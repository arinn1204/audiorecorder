==> flow/design.v <==
`timescale 1ns / 1ps
module WorkingMemoryController(
    input Clock,
    input Reset,
	 input DataReadyToWrite,
	 input ReadEnable,
	 input WriteEnable,
	 input [INCOMINGDATA - 1:0] DataIn,
	 inout [15:0] MemDB,
	 output reg [OUTGOINGDATA - 1:0] DataOut,
	 output [22:0] MemAdr,
	 output reg RamOEn,
	 output reg RamWEn,
	 output RamADVn,
	 output reg RamCEn,
	 output RamUBn,
	 output RamLBn,
	 output RamCRE,
	 output reg StopRead,
	 output MemoryFull
    );
	 parameter INCOMINGDATA = 12;
	 parameter OUTGOINGDATA = 8;
	 localparam LEADINGONES = 16-INCOMINGDATA;
	 localparam LOWERLIMIT = 16-LEADINGONES;
	 localparam COMPLEADINGONES = {LEADINGONES{1'b1}};
	 localparam HundredNS = 4'd10;
	 localparam MAXMEMORY = 10'h400;
	 reg [INCOMINGDATA - 1:0] TempData;
	 reg [1:0] nState, pState;
	 reg [2:0] AddrValCounter;
	 reg [15:0] Data;
	 reg [3:0] StateCounter;
	 reg CounterFullFlag;
	 reg [2:0] DataEdge;
	 wire DataRE;
	 reg [22:0] Counter;
	 localparam Rest = 2'd0;
	 localparam Read = 2'b01, Write = 2'b10;
	 initial begin
		nState = Rest;
		pState = Rest;
		Counter = 23'b0;
		DataEdge = 3'b0;
		CounterFullFlag = 1'b0;
		AddrValCounter = 3'b0;
	 end
	 always @ (posedge Clock)
		DataEdge <= {DataEdge[1:0],DataReadyToWrite};
	assign DataRE = (DataEdge[2:1] == 2'b10);
always @ (posedge Clock)
	begin
		if(~Reset)
			Counter <= 23'b0;
		else if (Counter == MAXMEMORY - 1)
			Counter <= 23'b0;
		else if ((~WriteEnable && ~ReadEnable) && pState == Rest)
			Counter <= 23'b0;
		else if (StateCounter == HundredNS && (WriteEnable || ReadEnable))
			Counter <= Counter + 1'b1;
		else
			Counter <= Counter;
	end
	assign MemAdr = Counter;
always @ (posedge Clock)
	begin
		if(~Reset)
			CounterFullFlag <= 1'b0;
		else if (Counter == MAXMEMORY - 1)
			CounterFullFlag <= 1'b1;
		else
			CounterFullFlag <= 1'b0;
	end
	assign MemoryFull = CounterFullFlag;
always @ (posedge Clock)
	begin
		if(StateCounter == 4'hF)
			StateCounter <= 4'b0;
		else if (pState == Read || pState == Write)
			StateCounter <= StateCounter + 1'b1;
		else
			StateCounter <= 4'b0;
	end
	 always @ (pState, ReadEnable, WriteEnable, CounterFullFlag, StateCounter, DataRE)
		begin
			case (pState)
				Rest:
					begin
						if (ReadEnable && ~CounterFullFlag && DataRE)
							nState = Read;
						else if (WriteEnable && ~CounterFullFlag && DataRE)
							nState = Write;
						else
							nState = Rest;
					end
				Read:
					begin
						if(StateCounter == HundredNS)
							nState = Rest;
						else
							nState = Read;
					end	
				Write:
					begin
						if(StateCounter == HundredNS)
							nState = Rest;
						else
							nState = Write;
					end
			default:
				nState = Rest;
			endcase
		end
always @ (posedge Clock)
	pState <= (~Reset) ? Rest : nState;
		 always @ (pState, StateCounter)
			begin
				if (pState == Write)
					RamOEn = 1'b0;
				else if (StateCounter >= 4'd8 && StateCounter <= HundredNS)
					RamOEn = 1'b0;
				else
					RamOEn = 1'b1;
			end
		always @ (pState, StateCounter)
			begin
				if((StateCounter >= 4'd5 && StateCounter <= HundredNS) && pState == Write)
					RamWEn = 1'b0;
				else if (pState == Read)
					RamWEn = 1'b1;
				else
					RamWEn = 1'b1;
			end
		always @ (StateCounter)
			begin
			if(StateCounter > 4'b0 && StateCounter <= HundredNS)
				RamCEn = 1'b0;
			else
				RamCEn = 1'b1;
			end
	 assign RamUBn = 1'b0;
	 assign RamLBn = 1'b0;
	 assign RamCRE = 1'b0;
	 assign RamADVn = 1'b0;
	 always @ (posedge Clock)
		TempData <= (pState == Rest) ? DataIn : TempData;
	 always @ (posedge Clock, negedge Reset)
		begin
			if(~Reset)
				DataOut <= 'b0;
			else if (StateCounter == 4'd10 && pState == Read)
				DataOut <= MemDB[OUTGOINGDATA-1:0];
			else if (pState == Write)
				DataOut <= 'b0;
			else
				DataOut <= DataOut;
		end
	 always @ (StateCounter, pState, TempData, WriteEnable)
		begin
			if((StateCounter == 4'd9 || StateCounter == 4'd10) && pState == Write && WriteEnable)
				Data = TempData;
			else if ((StateCounter == 4'd9 || StateCounter == 4'd10) && pState == Write && ~WriteEnable)
				Data = {{LEADINGONES{1'b1}},TempData};
			else
				Data = 16'bZ;
		end
	 assign  MemDB = Data;
		always @ (StateCounter, MemDB, pState)
			begin
				if((StateCounter == 4'd9 || StateCounter == 4'd10) && (pState == Read) && (MemDB[15:LOWERLIMIT] == COMPLEADINGONES))
					StopRead = 1'b1;
				else
					StopRead = 1'b0;
			end
endmodule
### Reports on WorkingMemoryController

The steps from the RTL of WorkingMemoryController to its reports follow in flow order.
Lines are those of the file above, counted from 1.
Operators carry their Yosys type and port widths (W data, S select, Z words).
A cell with -- has no value.

| inputs | value |
|---|---|
| design top | WorkingMemoryController |
| clock port | Clock |
| cell library | sky130hd |
| library corner | tt_025C_1v80 |

### Word level

Counts by Yosys on the flattened word-level netlist (proc, flatten, opt, wreduce; memories kept). Register bits leave out memories and registers merged into their read ports (data or address). Print and check cells are left out. Cells with the same type and inputs are merged into one.

| cells by class | value |
|---|---|
| add/sub/neg operators | 2 |
| divide/modulo/power cells | 0 |
| shift-type cells | 0 |
| multiplexer cells | 14 |
| eq/ne operators | 7 |
| magnitude comparators | 4 |
| bitwise gates (word level) | 4 |
| reductions and logical operators | 22 |
| $mul | 0 |

Operators by type and width:

| cell | number |
|---|---|
| $mux W16 | 2 |
| $add A23 B1 Y23 const B | 1 |
| $eq A4 B4 Y1 const B | 4 |
| $mux W8 | 2 |
| $logic_and A1 B1 Y1 | 15 |
| $pmux W2 S3 | 1 |
| $mux W2 | 3 |
| $mux W1 | 6 |
| $not A1 Y1 | 4 |
| $eq A2 B2 Y1 const B | 2 |
| $reduce_or A2 Y1 | 2 |
| $add A4 B1 Y4 const B | 1 |
| $gt A4 B1 Y1 const B | 1 |
| $ge A4 B3 Y1 const B | 1 |
| $ge A4 B4 Y1 const B | 1 |
| $le A4 B4 Y1 const B | 1 |
| $logic_or A1 B1 Y1 | 3 |
| $eq A2 B1 Y1 const B | 1 |
| $logic_not A2 Y1 | 1 |
| $reduce_bool A2 Y1 | 1 |

| word-level totals | value |
|---|---|
| bits in read-only memories | 0 |
| memory cells | 0 |
| RAM bits | 0 |
| bits in latches | 0 |
| register bits | 52 |
| clocked read ports x word width | 0 |

### Longest topological paths

Depth = most cells in a row (Yosys ltp): at word level without a register or memory, in the mapped netlist without a sequential cell, where the memories' decode and read muxes count.

| logic depth | value |
|---|---|
| word-level depth | 9 |
| ABC_AREA | 0 |
| mapped depth | 7 |
| gate-level depth less buffers | 6 |

### After synthesis

The flow's flattened synthesis, as Yosys stat reports it; memories are mapped. The netlist is that of the ABC_AREA named above (0 if unset); the other value can give another one.

| synthesis totals | value |
|---|---|
| sequential area | 1201.2 sq um |
| cell area after synthesis | 2379.8 sq um |
| standard cells after synthesis | 248 |
| flip-flop cells | 52 |

Cells by type:

| type | number |
|---|---|
| sky130_fd_sc_hd__dfxtp_1 | 32 |
| sky130_fd_sc_hd__edfxtp_1 | 12 |
| sky130_fd_sc_hd__dfrtp_1 | 8 |
| sky130_fd_sc_hd__ha_1 | 9 |
| sky130_fd_sc_hd__nand2_1 | 28 |
| sky130_fd_sc_hd__a21oi_1 | 18 |
| sky130_fd_sc_hd__buf_4 | 10 |
| sky130_fd_sc_hd__o21ai_0 | 14 |
| sky130_fd_sc_hd__nand3_1 | 12 |
| sky130_fd_sc_hd__nand3b_1 | 8 |
| sky130_fd_sc_hd__and3_1 | 9 |
| sky130_fd_sc_hd__or3_1 | 9 |
| sky130_fd_sc_hd__nor2_1 | 14 |
| sky130_fd_sc_hd__nand4_1 | 7 |
| sky130_fd_sc_hd__xnor2_1 | 5 |
| sky130_fd_sc_hd__o31ai_1 | 5 |
| sky130_fd_sc_hd__and4_1 | 4 |
| sky130_fd_sc_hd__and2_1 | 5 |

Other cell types: 20; their cells: 39.

### Path before layout

Source: OpenSTA report_checks on the synthesized netlist (no wires, ideal clock, input and output delay 20% of the period each), path of least setup slack; recovery checks are left aside. Register names are those of the netlist, which keeps one name where synthesis merged equal registers.

| timing post-synthesis | value |
|---|---|
| path kind | register -> output |
| start point | reg StateCounter[3] |
| end point | out MemDB[13] |
| data arrival time | 1.323 ns |
| external output delay | 0.368 ns |
| driving pins on the path | 7 |
| slack | 0.149 ns |
| delay of the path | 1.323 ns |
| launch time at the first pin | 0.000 ns |
| data required time | 1.472 ns |
| clock period | 1.84 ns |
| period reached after synthesis | 1.691 ns |

"delay of the path" is the arrival time less input delay plus setup time.
At an output port there is no setup time.
"driving pins on the path" counts driving pins, that of a launching flip-flop among them; a cell with two outputs on the path counts twice.
"period reached after synthesis" is the clock period less the worst setup slack; recovery checks do not enter. This is arithmetic on one report: input and output delays are still those of the set period (20% each).
The rows between start and end are the longest chain of elaborated cells between them; the timing report does not say that the signal goes this way. Where chains are equally long, one stands for them.
Each line given opens the expression or statement behind the cell; cells for indexed reads and writes are added by Yosys, which also makes memories of some case tables.
A register here has more assigning lines than the two given.

| on the way, post-synthesis | value |
|---|---|
| path through | sky130_fd_sc_hd__dfxtp_1 > sky130_fd_sc_hd__buf_4 > sky130_fd_sc_hd__and4bb_2 > sky130_fd_sc_hd__buf_2 > sky130_fd_sc_hd__a31o_2 > sky130_fd_sc_hd__nand3_1 > sky130_fd_sc_hd__buf_4 |
| length of the longest elaborated chain | 6 |

Ends and longest elaborated chain, post-synthesis:

| item | RTL line | source |
|---|---|---|
| from (decl) | 33 | `reg [3:0] StateCounter;` |
| from (assign) | 78 | `StateCounter <= 4'b0;` |
| from (assign) | 80 | `StateCounter <= StateCounter + 1'b1;` |
| $eq A4 B4 Y1 | 162 | `else if ((StateCounter == 4'd9 \|\| StateCounter == 4'd10) && pState == Write && ~WriteEnable)` |
| $logic_or A1 B1 Y1 | 162 |  |
| $logic_and A1 B1 Y1 x2 | 162 |  |
| $mux W16 | 162 |  |
| $mux W16 | 160 | `if((StateCounter == 4'd9 \|\| StateCounter == 4'd10) && pState == Write && WriteEnable)` |
| to (decl) | 9 | `inout [15:0] MemDB,` |

Some nets on the timed path still bear RTL names; the line given drives or declares the net.

Named nets, post-synthesis:

| signal | RTL line |
|---|---|
| MemDB[12] | 160 |

### Path in the finished layout

Path of least setup slack in the final report of record 1 (OpenROAD, finished layout, wires in). Where an end is a register, its clock arrival counts in the times.

| timing post-layout | value |
|---|---|
| path kind | register -> output |
| start point | reg pState[0] |
| end point | out RamOEn |
| launch time at the first pin | 0.30 ns |
| data required time | 1.85 ns |
| clock period | 2.31 ns |
| slack | 0.21 ns |
| data arrival time | 1.64 ns |
| external output delay | 0.46 ns |
| driving pins on the path | 5 |

The rows between start and end are the longest chain of elaborated cells between them; the timing report does not say that the signal goes this way. Where chains are equally long, one stands for them.

| on the way, post-layout | value |
|---|---|
| path through | sky130_fd_sc_hd__dfxtp_1 > sky130_fd_sc_hd__inv_1 > sky130_fd_sc_hd__ha_1 > sky130_fd_sc_hd__nor2_1 > sky130_fd_sc_hd__clkdlybuf4s50_1 |
| length of the longest elaborated chain | 2 |

Ends and longest elaborated chain, post-layout:

| item | RTL line | source |
|---|---|---|
| from (decl) | 30 | `reg [1:0] nState, pState;` |
| from (assign) | 115 | `pState <= (~Reset) ? Rest : nState;` |
| $eq A2 B2 Y1 | 118 | `if (pState == Write)` |
| $mux W1 | 118 |  |
| to (decl) | 12 | `output reg RamOEn,` |

Memo
Re: implementation data of WorkingMemoryController

Measured results for WorkingMemoryController: 2 stored runs of the Yosys and OpenROAD flow on sky130hd. The settings differ; the order carries no meaning. The constraints put input and output delay at 20% of the set period each and load the outputs with 0.01 pF.
"period reached" means the clock period less the worst setup slack. The figure is calculated, with input and output delays left at 20% of the set period.
"critical path time": the worst setup path's part of the clock period (all of it between registers, 20% less for each end at a port) less its slack. A launch clock that arrives late makes it longer, a capture clock that arrives late makes it shorter.
"power consumption" rests on the timing tool's default activity at the inputs, not on a simulated workload.
A setting shown as -- is not set for that run.
Results: -- = not shown.

| stored run | period_ns | CAP_MARGIN | CORE_MARGIN | CORE_UTILIZATION | SLEW_MARGIN | PLACE_DENSITY_LB_ADDON | CORE_ASPECT_RATIO | ABC_AREA | GPL_ROUTABILITY_DRIVEN | CTS_CLUSTER_DIAMETER | MIN_ROUTING_LAYER | cell area after synthesis (sq um) | total die area (sq um) | standard-cell area after routing (sq um) | final utilization | setup slack of the worst path (ns) | post-route setup TNS (ns) | final worst hold slack (ns) | power consumption (µW) | period reached (ns) | critical path time (ns) | worst setup path type |
|---|---|---|---|---|---|---|---|---|---|---|---|---|---|---|---|---|---|---|---|---|---|---|
| record 1 | 2.31 | 20 | 2 | 40 | 20 | -- | -- | -- | -- | -- | -- | 2379.8 | 6582.1 | 3067.9 | 0.524 | 0.211 | 0.000 | 0.254 | 1764 | 2.099 | 1.64 | register -> output |
| record 2 | 1.42 | 10 | 2 | 63 | 20 | 0.18 | 0.53 | 0 | 0 | 382 | met1 | -- | -- | -- | -- | -- | -- | -- | -- | -- | -- | -- |

Record 2: no results, clock tree synthesis failed with DPL-0038
