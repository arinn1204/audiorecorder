==> flow/design.v <==
`timescale 1ns / 1ps
module ReadMemory(
	input Clock,
	input Reset,
	input Enable,
	input [22:0] Count,
	inout [15:0] Data,
	output [22:0] Address,
	output ChipEnable,
	output OutputEnable,
	output WriteEnable,
	output UpperByte,
	output LowerByte,
	output AddressValid,
	output [11:0] DataOut
    );
	 reg [3:0] nState, pState;
	 reg [22:0] Counter;
	 localparam S0 = 'b0, S1 = 'd1, S2 = 'd2, S3 = 'd3, S4 = 'd4, S5 = 'd5, S6 = 'd6, S7= 'd7, S8 = 'd8;
	 initial begin
		nState = S0;
		pState = S0;
		Counter = 23'b0;
	 end
	 always @ (pState, Enable)
		begin
			case (pState)
				S0:
					begin
						if (Enable)
							nState = S1;
						else
							nState = S0;
					end
				S1:
					begin
						nState = S2;
					end
				S2:
					begin
						nState = S3;
					end
				S3:	
					begin
						nState = S4;
					end
				S4:
					begin
						nState = S5;
					end
				S5:
					begin
						nState = S6;
					end
				S6:
					begin
						nState = S7;
					end
				S7:
					begin
						nState = S8;
					end
				S8:
					begin
						nState = S0;
					end
			default:
				nState = Rest;
			endcase
		end
assign ChipEnable = (pState == S0 || pState == S8) ? 1'b1 : 1'b0;
assign WriteEnable = 1'b1;
assign OutputEnable = (pState == S6) ? 1'b0 : 1'b1;
assign LowerByte = (pState >= S1 && pState < S8) ? 1'b0 : 1'b1;
assign UpperByte = (pState >= S1 && pState < S8) ? 1'b0 : 1'b1;
assign Address = Counter;
assign DataOut = (pState == S8) ? Data : 16'b0;
always @ (posedge Clock)
	pState <= (~Reset) ? S0 : nState;
always @ (posedge Clock)
	begin
		if(~Reset)
			Counter <= 23'b0;
		else if (pState == S8)
			Counter <= Counter + 1'b1;
		else
			Counter <= Counter;
	end
endmodule
# Reports on ReadMemory
# The steps from the RTL of ReadMemory to its reports follow in flow order.
# Line numbers count from 1 in the design file above.
# Cell names lack the library's common part.
# The mark n/a stands for no value.
# inputs
top_module,ReadMemory
clk_port,Clock
library,sky130hd
pvt_corner,tt_025C_1v80

# Word-level counts
# Counts by Yosys on the flattened word-level netlist (proc, flatten, opt, wreduce; memories kept). Register bits leave out memories and registers merged into their read ports (data or address); mux counts leave out enables and synchronous resets folded into registers. Print and check cells are left out. Cells with the same type and inputs are merged into one.
# classes
add_sub_neg,1
multipliers,0
div,0
cmp,2
equal,8
shift,0
mux,6
bitwise,0
reduce_and_logical,3
# ops
operator,n
4-bit case mux with 9-bit select,1
23-bit by 1-bit adder with 23-bit output (second input constant),1
4-bit by 3-bit == test with 1-bit output (second input constant),4
12-bit two-way mux,1
4-bit by 2-bit == test with 1-bit output (second input constant),2
4-bit by 1-bit greater-or-equal comparator with 1-bit output (second input constant),1
4-bit by 1-bit == test with 1-bit output (second input constant),1
4-bit < comparator (second input constant),1
4-bit == test (second input constant),1
4-bit zero test,1
1-bit two-way mux,4
1-bit logical AND,1
1-bit logical OR,1
# bits
register_bits,27
latch_bits,0
mem_bits_rw,0
romBits,0
clocked_rd_ports_x_width,0
memories,0
inputBits,26
out_inout_bits,57
wordCells,22

# Longest topological paths
# Longest topological path by Yosys (ltp), each cell counted once; first at word level (registers and memories cut), then after technology mapping (sequential cells cut; the memories' decode and read muxes count).
# logic_depth
word_depth,3
ABC_AREA,0
mapped_depth,6
mapped_depth_nobuf,5

# Mapped cells and area
# The flow's flattened synthesis, as Yosys stat reports it; memories are mapped. The netlist is that of the ABC_AREA named above (0 if unset); the other value can give another one.
# by_type
cell_type,n,type_area_um2
dfxtp_1,27,540.518
or4_1,11,82.579
and2_1,13,81.328
a21oi_1,15,75.072
o31ai_1,9,67.565
nand3_1,11,55.053
xor2_1,6,52.55
nand2_1,12,45.043
nor2_1,12,45.043
nand4_1,6,37.536
xnor2_1,4,35.034
buf_4,4,30.029
and4_1,3,26.275
or3_1,4,25.024
nor4b_4,1,23.773
o21ai_0,4,20.019
clkbuf_1,5,18.768
or4b_4,1,13.763
# Other cell types: 14; their cells: 20.
# synth_totals
mapped_cells,168
yosys_area_um2,1411.4
sequential_area_um2,540.5
ffs,27
n_buf,11

# Path before layout
# Source: OpenSTA report_checks on the synthesized netlist (no wires, ideal clock, input and output delay 20% of the period each), path of least setup slack; recovery checks are left aside. Register names are those of the netlist, which keeps one name where synthesis merged equal registers.
# synth_path
path_kind,reg2reg
startpoint,reg pState[1]
endpoint,reg Counter[11]
clock_period_ns,2.24
setup_ns,0.070
t_first_pin_ns,0.000
arrival_ns,1.785
required_time_ns,2.170
path_slack_ns,0.384
delay_ns,1.855
driving_pins,6
path_buffers,1
synth_period_reached_ns,1.856
# "delay_ns" = arrival - input delay + setup time.
# "driving_pins": output pins that drive a net of the path, with the launching flip-flop's if there is one; two outputs of one cell count as two.
# "synth_period_reached_ns" is the clock period less the worst setup slack; recovery checks do not enter. This is arithmetic on one report: input and output delays are still those of the set period (20% each).
# Between the ends stands the longest chain of elaborated cells between them, by number of cells; it is not shown to be the way that was timed. Of several equally long chains one is given.
# A line is the first line of the expression or statement that the cell stems from. Yosys adds cells for indexed reads and writes and turns some case tables into memories.
# A register here has more assigning lines than the two given.
# synth_between
cell_sequence,dfxtp_1 > buf_4 > or4b_4 > or3_4 > or3_1 > a21oi_1
elab_chain_cells,1
cells_between,1
classes_between,eq/ne (1)
# synth_rtl
item,line_no,text
from (decl),17,"reg [3:0] nState, pState;"
from (assign),79,pState <= (~Reset) ? S0 : nState;
4-bit == test,84,else if (pState == S8)
to (assign),85,Counter <= Counter + 1'b1;
to (assign),87,Counter <= Counter;
to (decl),18,reg [22:0] Counter;

# Record of 2 stored runs of the RTL-to-layout flow on ReadMemory, platform sky130hd. The runs are unordered. Constraints: input delay and output delay 20% of the set period each, output load 0.01 pF.
# A setting shown as -- is not set for that run.
run,period_ns,CORE_UTILIZATION,SETUP_SLACK_MARGIN,PLACE_DENSITY_LB_ADDON,CORE_MARGIN,CELL_PAD_IN_SITES_GLOBAL_PLACEMENT,TNS_END_PERCENT,GPL_ROUTABILITY_DRIVEN,CTS_CLUSTER_SIZE,MAX_ROUTING_LAYER,CAP_MARGIN,SLEW_MARGIN,CORE_ASPECT_RATIO
flow run 1,3.4,38,0.87,0.03,10,3,20,1,88,met5,20,20,--
flow run 2,3.06,20,0.08,0.19,9,2,100,--,79,met5,15,20,1.75
# Flow run 1: no final report: placement broke off with FLW-0024
# Flow run 2: no final report: routing broke off with RSZ-0074
